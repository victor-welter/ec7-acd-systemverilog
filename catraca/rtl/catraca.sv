==> flow/design.v <==
module catraca (
    input  logic       clk,
    input  logic       rst_n,
    input  logic       coin_i,
    input  logic       push_i,
    output logic       locked_o,
    output logic       unlocked_o,
    output logic [7:0] counter_o
);
    typedef enum logic [1:0] {
        LOCKED   = 2'b01,
        UNLOCKED = 2'b10
    } fsm_t;
    fsm_t state;
    fsm_t next_state;
    always_comb begin
        case (state)
            LOCKED: begin
                if (coin_i) begin
                    next_state = UNLOCKED;
                end
                else begin
                    next_state = LOCKED;
                end
            end
            UNLOCKED: begin
                if (push_i) begin
                    next_state = LOCKED;
                end
                else begin
                    next_state = UNLOCKED;
                end
            end
            default: begin
                next_state = LOCKED;
            end
        endcase
    end
    always_ff @(posedge clk or negedge rst_n) begin
        if (!rst_n) begin
            state <= LOCKED;
        end
        else begin
            state <= next_state;
        end
    end
    assign locked_o   = (state == LOCKED);
    assign unlocked_o = (state == UNLOCKED);
    always_ff @(posedge clk or negedge rst_n) begin
        if (rst_n == 1'b0) begin
            counter_o <= '0;
        end
        else begin
            if (push_i && state == UNLOCKED) begin
                counter_o <= counter_o + 1'b1;
            end
        end
    end
endmodule
## Step by step through the tools: catraca

The steps from the RTL of catraca to its reports follow in flow order.
Line numbers count from 1 in the design file above.
Library cell names are shortened.
A cell with -- has no value.

| set-up | value |
|---|---|
| design top | catraca |
| clock port | clk |
| cell library | sky130hd |
| library corner | tt_025C_1v80 |

## Elaborated design

Source: Yosys, flattened and elaborated, memories not mapped. Widths are those after wreduce; folded enables and synchronous resets count as part of the registers. Registers that Yosys merges into a memory's read port (data or address) are not register bits. Print and check cells do not count. Equal cells are merged and count once.

| cells by class | value |
|---|---|
| $add $sub $neg | 1 |
| eq/ne operators | 2 |
| mux-type cells | 3 |
| reduce/logical cells | 1 |

Operators by type and width:

| cell | number |
|---|---|
| 8-bit by 1-bit adder with 8-bit output (second input constant) | 1 |
| 2-bit parallel mux with 2-bit select | 1 |
| 2-bit two-way mux | 2 |
| 2-bit by 1-bit == test with 1-bit output (second input constant) | 1 |
| 2-bit == test (second input constant) | 1 |
| 1-bit logical AND | 1 |

| bit counts | value |
|---|---|
| register bits after elaboration | 10 |
| output and inout bits | 10 |
| cells after elaboration | 9 |

## Depth

Depth = most cells in a row (Yosys ltp): at word level without a register or memory, in the mapped netlist without a sequential cell, where the memories' decode and read muxes count.

| depth | value |
|---|---|
| word-level depth | 2 |
| ABC_AREA | 1 |
| mapped depth | 6 |
| mapped depth without buffers | 6 |

## Synthesis result

Yosys stat after the flow's synthesis: flattened, memories mapped to cells. It holds for the ABC_AREA given above (unset counts as 0); a run with the other value may have another netlist.

| mapped netlist | value |
|---|---|
| cells in the netlist | 48 |
| mapped area | 470.5 µm² |
| sequential area | 251.5 µm² |
| flip-flop cells | 10 |
| buffer cells | 0 |

Cell types:

| cell type | number | total area (µm²) |
|---|---|---|
| dfrtp_1 | 9 | 225.216 |
| nand2_1 | 15 | 56.304 |
| dfstp_2 | 1 | 26.275 |
| inv_1 | 6 | 22.522 |
| nand3_2 | 2 | 20.019 |
| xnor2_1 | 2 | 17.517 |
| xor2_1 | 2 | 17.517 |
| mux2_4 | 1 | 15.014 |
| nand3b_1 | 2 | 15.014 |
| ha_1 | 1 | 12.512 |
| nor2_4 | 1 | 11.261 |
| o21ai_0 | 2 | 10.01 |
| nand2_2 | 1 | 6.256 |
| nor2_2 | 1 | 6.256 |
| nand3_1 | 1 | 5.005 |
| nor2_1 | 1 | 3.754 |

## Timing after synthesis

Source: OpenSTA report_checks on the synthesized netlist (no wires, ideal clock, input and output delay 20% of the period each), path of least setup slack; recovery checks are left aside. Register names are those of the netlist, which keeps one name where synthesis merged equal registers.

| timing path after synthesis | value |
|---|---|
| path type | register -> register |
| start point | register counter_o[0] |
| end point | register counter_o[1] |
| period | 1,480 ps |
| time at the first pin | 0 ps |
| data arrival time | 988 ps |
| data required time | 1,355 ps |
| path slack | 367 ps |
| delay of the path | 1,113 ps |
| stages | 3 |
| path buffers | 0 |
| period reached after synthesis | 1,113 ps |

"delay of the path" is the arrival time less input delay plus setup time.
"stages": output pins that drive a net of the path, with the launching flip-flop's if there is one; two outputs of one cell count as two.
"period reached after synthesis" is the clock period less the worst setup slack; recovery checks do not enter. This is arithmetic on one report: input and output delays are still those of the set period (20% each).
The rows between start and end are the longest chain of elaborated cells between them; the timing report does not say that the signal goes this way. Where chains are equally long, one stands for them.
A line is the first line of the expression or statement that the cell stems from. Yosys adds cells for indexed reads and writes and turns some case tables into memories.

| between the ends, after synthesis | value |
|---|---|
| cells stage by stage | dfrtp_1 -> ha_1 -> mux2_4 |
| cells in the longest elaborated chain | 1 |
| elaborated cells between the ends (all ways) | 1 |
| RTL lines with such cells | 1 |
| classes of those cells | add/sub (1) |

RTL lines, path after synthesis:

| item | RTL line | RTL |
|---|---|---|
| start: declaration | 8 | `output logic [7:0] counter_o` |
| start: assignment | 51 | `counter_o <= '0;` |
| start: assignment | 55 | `counter_o <= counter_o + 1'b1;` |
| 8-bit by 1-bit adder with 8-bit output | 55 |  |
| end: assignment | 51 |  |
| end: assignment | 55 |  |
| end: declaration | 8 |  |

Subject: flow runs of catraca

Hi,

Record of 2 stored runs of the RTL-to-layout flow on catraca, platform sky130hd. The runs are unordered. Constraints: input delay and output delay 20% of the set period each, output load 0.01 pF.
A setting shown as . is not set for that run.

| run name | period_ns | CORE_UTILIZATION | SETUP_SLACK_MARGIN | PLACE_DENSITY | ABC_AREA | GPL_ROUTABILITY_DRIVEN | CAP_MARGIN | MAX_ROUTING_LAYER | CORE_MARGIN | SLEW_MARGIN | PLACE_DENSITY_LB_ADDON | HOLD_SLACK_MARGIN | CORE_ASPECT_RATIO | CELL_PAD_IN_SITES_DETAIL_PLACEMENT | GPL_TIMING_DRIVEN |
|---|---|---|---|---|---|---|---|---|---|---|---|---|---|---|---|
| entry A | 1.05 | 72 | 0.11 | 0.88 | 1 | 0 | 40 | met4 | 2 | 20 | . | . | . | . | . |
| entry B | 0.79 | 54 | . | . | . | 1 | 20 | met5 | 2 | 20 | 0.06 | -0.07 | 1.0 | 2 | 0 |

Entry A: unfinished; error PDN-0185 in floorplanning
Entry B: unfinished; error PDN-0185 in floorplanning

Regards
